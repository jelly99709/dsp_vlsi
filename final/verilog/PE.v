==> flow/design.v <==
module CORDIC_VR(
    clk,   
    rst_n,
    start_i,
    mode_i,
    X_i,
    Y_i,
    d_i,
    X_o,
    Y_o,
    d_o,
    finish_o,
);
    parameter BITWIDTH   = 18;
    parameter CORDIC_NUM = 14;
    localparam VECTOR = 1'b0;
    localparam ROTATE = 1'b1;
    localparam WAIT      = 2'b00;
    localparam CALCULATE = 2'b01;
    localparam SCALING   = 2'b10;
    localparam FINISH    = 2'b11;
    localparam K = 15'b010011011011101;
    input clk;
    input rst_n;
    input start_i;
    input mode_i;
    input signed [BITWIDTH-1:0] X_i; 
    input signed [BITWIDTH-1:0] Y_i;
    input d_i; 
    output reg signed [BITWIDTH-1:0] X_o; 
    output reg signed [BITWIDTH-1:0] Y_o;
    output reg d_o;
    output reg finish_o;
    reg [1:0] state, state_n;
    reg mode, mode_n;
    reg [3:0] counter, counter_n;
    reg signed [BITWIDTH-1:0] X_reg, X_reg_n;
    reg signed [BITWIDTH-1:0] Y_reg, Y_reg_n;
    wire signed [15+BITWIDTH-1:0] scaling_X, scaling_Y;
    assign scaling_X = $signed(X_reg) * $signed(K);
    assign scaling_Y = $signed(Y_reg) * $signed(K);
    assign check = X_reg[17] ^ Y_reg[17];
    always @(*) begin
        case (state)
            WAIT: begin
                if(start_i) begin
                    state_n = CALCULATE;
                end
                else begin
                    state_n = state;
                end
            end
            CALCULATE: begin
                if(counter == CORDIC_NUM-1) begin
                    state_n = SCALING;
                end
                else begin
                    state_n = state;
                end
            end
           SCALING: begin
                state_n = FINISH;
            end
            FINISH: begin
                if(start_i) begin
                    state_n = CALCULATE;
                end
                else begin
                    state_n = WAIT;
                end
            end
        endcase
    end
    always @(*) begin
        case(state)
            WAIT: begin
                if(start_i) begin
                    mode_n = mode_i;
                    X_reg_n = X_i;
                    Y_reg_n = Y_i;
                end
                else begin
                    mode_n = mode;
                    X_reg_n = X_reg;
                    Y_reg_n = Y_reg;
                end
                counter_n = 0;
            end
            CALCULATE: begin
                case (mode)
                    VECTOR: begin
                        if(X_reg[BITWIDTH-1] ^ Y_reg[BITWIDTH-1]) begin
                            X_reg_n = X_reg - (Y_reg >>> counter);
                            Y_reg_n = Y_reg + (X_reg >>> counter);
                        end
                        else begin
                        	X_reg_n = X_reg + (Y_reg >>> counter);
                            Y_reg_n = Y_reg - (X_reg >>> counter);
                        end
                    end
                    ROTATE: begin
                        if(d_i) begin
                            X_reg_n = X_reg - (Y_reg >>> counter);
                            Y_reg_n = Y_reg + (X_reg >>> counter);
                        end
                        else begin
                            X_reg_n = X_reg + (Y_reg >>> counter);
                            Y_reg_n = Y_reg - (X_reg >>> counter);
                        end
                    end
                endcase  
                mode_n = mode;
                counter_n = counter + 1;
            end
            SCALING: begin
                X_reg_n = scaling_X[BITWIDTH-5] ? {scaling_X[15+BITWIDTH-1], scaling_X[15+BITWIDTH-3:BITWIDTH-4]} + 1 : {scaling_X[15+BITWIDTH-1], scaling_X[15+BITWIDTH-3:BITWIDTH-4]};
                Y_reg_n = scaling_Y[BITWIDTH-5] ? {scaling_Y[15+BITWIDTH-1], scaling_Y[15+BITWIDTH-3:BITWIDTH-4]} + 1 : {scaling_Y[15+BITWIDTH-1], scaling_Y[15+BITWIDTH-3:BITWIDTH-4]};
                mode_n = mode;
                counter_n = 0;
            end
            FINISH: begin
            	if(start_i) begin
                    mode_n = mode_i;
                    X_reg_n = X_i;
                    Y_reg_n = Y_i;
                    counter_n = 0;
                end
                else begin
                	mode_n = mode;
                	X_reg_n = X_reg;
                	Y_reg_n = Y_reg;
                	counter_n = counter;
                end
            end
            default : begin
                mode_n = mode;
                X_reg_n = X_reg;
                Y_reg_n = Y_reg;
                counter_n = counter;
            end
        endcase  
    end
    always @(*) begin
        case(state)
            WAIT: begin
                d_o = 1'b0;
                finish_o = 1'b0;
                X_o = X_reg;
                Y_o = Y_reg;
            end
            CALCULATE: begin
                case (mode)
                    VECTOR: begin
                        if(X_reg[BITWIDTH-1] ^ Y_reg[BITWIDTH-1]) begin
                            d_o = 1'b1;
                        end
                        else begin
                            d_o = 1'b0;
                        end
                        finish_o = 1'b0;
                        X_o = X_reg;
                        Y_o = Y_reg;
                    end
                    ROTATE: begin
                        d_o = 1'b0;
                        finish_o = 1'b0;
                        X_o = X_reg;
                        Y_o = Y_reg;
                    end
                endcase  
            end
            SCALING: begin
                d_o = 1'b0;
                finish_o = 1'b0;
                X_o = X_reg;
                Y_o = Y_reg;
            end
            FINISH: begin
                d_o = 1'b0;
                finish_o = 1'b1;
                X_o = X_reg;
                Y_o = Y_reg;
            end
            default : begin
                d_o = 1'b0;
                finish_o = 1'b0;
                X_o = X_reg;
                Y_o = Y_reg;
            end
        endcase  
    end
    always @(posedge clk or negedge rst_n) begin
        if(~rst_n) begin
            state   <= 2'd0;
            mode    <= 1'd0;
            X_reg   <= 17'd0;
            Y_reg   <= 17'd0;
            counter <= 4'd0;
        end 
        else begin
            state   <= state_n;
            mode    <= mode_n;
            X_reg   <= X_reg_n;
            Y_reg   <= Y_reg_n;
            counter <= counter_n;
        end
    end
endmodule
* Step by step through the tools: CORDIC_VR
The steps from the RTL of CORDIC_VR to its reports follow in flow order.
Line numbers count from 1 in the design file above.
Cell names lack the library's common part.
Not given: -
- Top module :: CORDIC_VR
- Clock :: clk
- Cell library :: sky130hd
- Corner :: tt_025C_1v80

* Word level
Counts by Yosys on the flattened word-level netlist (proc, flatten, opt, wreduce; memories kept). Register bits leave out memories and registers merged into their read ports (data or address). Print and check cells are left out. Cells with the same type and inputs are merged into one.
- Output and inout bits :: 38
- Bits of input ports :: 41
- Register bits after elaboration :: 43
- Equality and inequality tests :: 8
- $add $sub $neg :: 7
- Bitwise logic cells :: 3
- Mux-type cells :: 26
- Reduce/logical cells :: 9
- Shift operators :: 2
- $mul :: 2
** Operators with widths (count)
- multiplier 18 x 15 -> 33 bit (second input constant) :: 2
- 2-to-1 mux 18 bit :: 10
- case mux 18 bit (select 3 bit) :: 2
- case mux 18 bit (select 2 bit) :: 2
- adder 18 x 1 -> 18 bit (second input constant) :: 2
- adder 18 bit :: 2
- subtractor 18 bit :: 2
- >>> shifter 18 x 4 -> 18 bit :: 2
- case mux 4 bit (select 3 bit) :: 1
- case mux 2 bit (select 4 bit) :: 1
- != test 2 bit (second input constant) :: 3
- OR reduction 2 bit :: 3
- OR reduction 3 bit :: 2
- case mux 1 bit (select 2 bit) :: 3
- equality test 2 bit (second input constant) :: 2
- AND reduction 2 bit :: 2
- adder 4 x 1 -> 4 bit (second input constant) :: 1
- equality test 4 bit (second input constant) :: 1
- OR reduction 4 bit :: 1
- 2-to-1 mux 4 bit :: 1
- 2-to-1 mux 2 bit :: 2
- 2-to-1 mux 1 bit :: 4
- NOT 1 bit :: 2
- equality test 2 x 1 -> 1 bit (second input constant) :: 1
- != test 2 x 1 -> 1 bit (second input constant) :: 1
- zero test 2 bit :: 1
- XOR 1 bit :: 1

* Depth
Yosys ltp: most cells in a row. Word level: on the elaborated netlist, between registers, memories and ports. Mapped: between sequential cells and ports; inverters and the memories' decode and read muxes count.
- Word-level depth :: 5
- ABC_AREA :: 0
- Mapped depth :: 25
- Mapped depth without buffers :: 25

* Netlist
Source: synth_stat.txt of the flow (Yosys; design flattened, memories mapped). It holds for the ABC_AREA given above (unset counts as 0); a run with the other value may have another netlist.
- Buffer cells :: 67
- Flip-flops :: 45
- Chip area (Yosys) :: 18701.7 µm²
- Standard cells after synthesis :: 2249
** Cells by type
- fa_1 :: count 244, area in all 4.88E+03 µm²
- ha_1 :: count 288, area in all 3.6E+03 µm²
- inv_1 :: count 531, area in all 1.99E+03 µm²
- dfrtp_1 :: count 44, area in all 1.1E+03 µm²
- a21oi_1 :: count 119, area in all 595.571 µm²
- o21ai_0 :: count 116, area in all 580.557 µm²
- xnor2_1 :: count 66, area in all 578.054 µm²
- nand2_1 :: count 140, area in all 525.504 µm²
- mux2i_1 :: count 46, area in all 460.442 µm²
- nor2_1 :: count 115, area in all 431.664 µm²
- xor2_1 :: count 26, area in all 227.718 µm²
- nor3_1 :: count 39, area in all 195.187 µm²
- a211oi_1 :: count 24, area in all 180.173 µm²
- clkbuf_1 :: count 48, area in all 180.173 µm²
- mux4_2 :: count 8, area in all 180.173 µm²
- o21a_1 :: count 23, area in all 172.666 µm²
- a21o_1 :: count 22, area in all 165.158 µm²
- nand3_1 :: count 32, area in all 160.154 µm²
Other cell types: 69; their cells: 318.

* Worst setup path after synthesis
Source: OpenSTA report_checks on the synthesized netlist (no wires, ideal clock, input and output delay 20% of the period each), path of least setup slack; recovery checks are left aside. Register names are those of the netlist, which keeps one name where synthesis merged equal registers.
- Path type :: flip-flop to flip-flop
- Start :: register Y_reg[17]
- End :: register Y_reg[15]
- Buffers on the path :: 0
- Path slack :: 2.993 ns
- Time at the first pin :: 0.000 ns
- Setup time :: 0.129 ns
- Delay of the path :: 6.677 ns
- Stages :: 22
- Data required time :: 9.541 ns
- Period :: 9.67 ns
- Arrival :: 6.548 ns
- Period reached after synthesis :: 6.677 ns
"delay of the path" = arrival - input delay + setup time.
"stages": output pins that drive a net of the path, with the launching flip-flop's if there is one; two outputs of one cell count as two.
"period reached after synthesis" is the clock period less the worst setup slack; recovery checks do not enter. This is arithmetic on one report: input and output delays are still those of the set period (20% each).
The rows between start and end are the longest chain of elaborated cells between them; the timing report does not say that the signal goes this way. Where chains are equally long, one stands for them.
Each line given opens the expression or statement behind the cell; cells for indexed reads and writes are added by Yosys, which also makes memories of some case tables.
- Cell sequence :: dfrtp_1 -> ha_1 -> inv_1 -> fa_1 -> fa_1 -> fa_1 -> fa_1 -> inv_1 -> fa_1 -> inv_1 -> ha_1 -> a21oi_1 -> o21ai_0 -> a221o_1 -> a21o_1 -> a31o_2 -> xnor2_2 -> or4_4 -> or3b_4 -> xnor2_2 -> a211oi_1 -> nor3_2
- Length of the longest elaborated chain :: 4
- Elaborated cells on any way between the ends :: 7
- Classes of those cells :: add/sub (1); mul (1); mux (4); logic (1)
** RTL lines, path post-synthesis
- from (decl) :: RTL line 38 : reg signed [BITWIDTH-1:0] Y_reg, Y_reg_n;
- from (assign) :: RTL line 197 : Y_reg   <= 17'd0;
- from (assign) :: RTL line 204 : Y_reg   <= Y_reg_n;
- multiplier 18 x 15 -> 33 bit :: RTL line 41 : assign scaling_Y = $signed(Y_reg) * $signed(K);
- adder 18 x 1 -> 18 bit :: RTL line 117 : Y_reg_n = scaling_Y[BITWIDTH-5] ? {scaling_Y[15+BITWIDTH-1], scaling_Y[15+BITWIDTH-3:BITWIDTH-4]} + 1 : {scali ...
- 2-to-1 mux 18 bit :: RTL line 117
- case mux 18 bit (select 3 bit) :: RTL line 75 : case(state)
- to (assign) :: RTL line 197
- to (assign) :: RTL line 204
- to (decl) :: RTL line 38

* Path in the finished layout
From the final timing report of flow run A: the path of least setup slack in the routed layout; clock arrival at registers is part of the times.
- Path type :: flip-flop to flip-flop
- Start :: register X_reg[16]
- End :: register X_reg[17]
- Stages :: 23
- Period :: 9.64 ns
- Time at the first pin :: 0.31 ns
- Arrival :: 8.32 ns
- Setup time :: 0.16 ns
- Buffers on the path :: 0
- Path slack :: 1.48 ns
- Data required time :: 9.79 ns
The rows between start and end are the longest chain of elaborated cells between them; the timing report does not say that the signal goes this way. Where chains are equally long, one stands for them.
- Cell sequence :: dfrtp_1 -> inv_1 -> ha_1 -> inv_1 -> fa_1 -> fa_1 -> fa_1 -> fa_1 -> inv_1 -> fa_1 -> inv_1 -> ha_1 -> nand3_1 -> nor3_1 -> nand4b_1 -> and4_1 -> a21o_1 -> xnor2_1 -> nand4_1 -> nor4b_2 -> mux2i_1 -> mux2i_1 -> o22ai_1
- Length of the longest elaborated chain :: 4
- Elaborated cells on any way between the ends :: 9
- Classes of those cells :: add/sub (3); mul (1); mux (5)
** RTL lines, path after layout
- from (decl) :: RTL line 37 : reg signed [BITWIDTH-1:0] X_reg, X_reg_n;
- from (assign) :: RTL line 196 : X_reg   <= 17'd0;
- from (assign) :: RTL line 203 : X_reg   <= X_reg_n;
- multiplier 18 x 15 -> 33 bit :: RTL line 40 : assign scaling_X = $signed(X_reg) * $signed(K);
- adder 18 x 1 -> 18 bit :: RTL line 116 : X_reg_n = scaling_X[BITWIDTH-5] ? {scaling_X[15+BITWIDTH-1], scaling_X[15+BITWIDTH-3:BITWIDTH-4]} + 1 : {scali ...
- 2-to-1 mux 18 bit :: RTL line 116
- case mux 18 bit (select 3 bit) :: RTL line 75 : case(state)
- to (assign) :: RTL line 196
- to (assign) :: RTL line 203
- to (decl) :: RTL line 37

# Flow runs of CORDIC_VR

Design CORDIC_VR on sky130hd. What follows are 2 stored runs of the flow, each under its own settings; their order means nothing. The constraints put input and output delay at 20% of the set period each and load the outputs with 0.01 pF.
"worst setup path time": the worst setup path's part of the clock period (all of it between registers, 20% less for each end at a port) less its slack. A launch clock that arrives late makes it longer, a capture clock that arrives late makes it shorter.

* Flow run A
** Files
==> flow/run.sh <==
#!/bin/bash
# the make line also repeats the synthesis and layout settings of config.mk as NAME=value (left out here)
make -C /OpenROAD-flow-scripts/flow DESIGN_CONFIG=/design/flow/config.mk WORK_HOME=/design/flow/orfs CLKGATE_MAP_FILE= finish
==> flow/config.mk <==
export PLATFORM = sky130hd
export DESIGN_NAME = CORDIC_VR
export DESIGN_NICKNAME = CORDIC_VR
export VERILOG_FILES = /design/flow/design.v
export SDC_FILE = /design/flow/constraint.sdc
export NUM_CORES = 4
export LEC_CHECK = 0
export CAP_MARGIN = 20
export CELL_PAD_IN_SITES_GLOBAL_PLACEMENT = 2
export CORE_MARGIN = 3
export CORE_UTILIZATION = 28
export CTS_CLUSTER_SIZE = 30
export GPL_ROUTABILITY_DRIVEN = 1
export MAX_ROUTING_LAYER = met5
export PLACE_DENSITY_LB_ADDON = 0.22
export SLEW_MARGIN = 40
export TNS_END_PERCENT = 90
==> flow/constraint.sdc <==
create_clock -name core_clock -period 9.64 [get_ports {clk}]
set_input_delay 1.9280 -clock core_clock [delete_from_list [all_inputs] [get_ports {clk}]]
set_output_delay 1.9280 -clock core_clock [all_outputs]
set_load 0.01 [all_outputs]
** Results
- Sum of negative setup slack :: 0.000 ns
- Area of the die :: 69,928.5 µm²
- Worst setup path time :: 8.16 ns
- Critical path type :: flip-flop to flip-flop
- Standard-cell area after routing :: 20,641.0 µm²
- Chip area after synthesis (Yosys) :: 18,701.7 µm²
- Setup slack of the worst path :: 1.477 ns

* Flow run B
** Files
==> flow/run.sh <==
#!/bin/bash
# the make line also repeats the synthesis and layout settings of config.mk as NAME=value (left out here)
make -C /OpenROAD-flow-scripts/flow DESIGN_CONFIG=/design/flow/config.mk WORK_HOME=/design/flow/orfs CLKGATE_MAP_FILE= finish
==> flow/config.mk <==
export PLATFORM = sky130hd
export DESIGN_NAME = CORDIC_VR
export DESIGN_NICKNAME = CORDIC_VR
export VERILOG_FILES = /design/flow/design.v
export SDC_FILE = /design/flow/constraint.sdc
export NUM_CORES = 4
export LEC_CHECK = 0
export ABC_AREA = 1
export CAP_MARGIN = 30
export CORE_MARGIN = 2
export CORE_UTILIZATION = 61
export CTS_CLUSTER_DIAMETER = 177
export CTS_CLUSTER_SIZE = 44
export GPL_ROUTABILITY_DRIVEN = 1
export GPL_TIMING_DRIVEN = 0
export PLACE_DENSITY_LB_ADDON = 0.08
export SLEW_MARGIN = 20
export TNS_END_PERCENT = 70
==> flow/constraint.sdc <==
create_clock -name core_clock -period 4.52 [get_ports {clk}]
set_input_delay 0.9040 -clock core_clock [delete_from_list [all_inputs] [get_ports {clk}]]
set_output_delay 0.9040 -clock core_clock [all_outputs]
set_load 0.01 [all_outputs]
** Results
Unfinished; error GRT-0232 in routing.
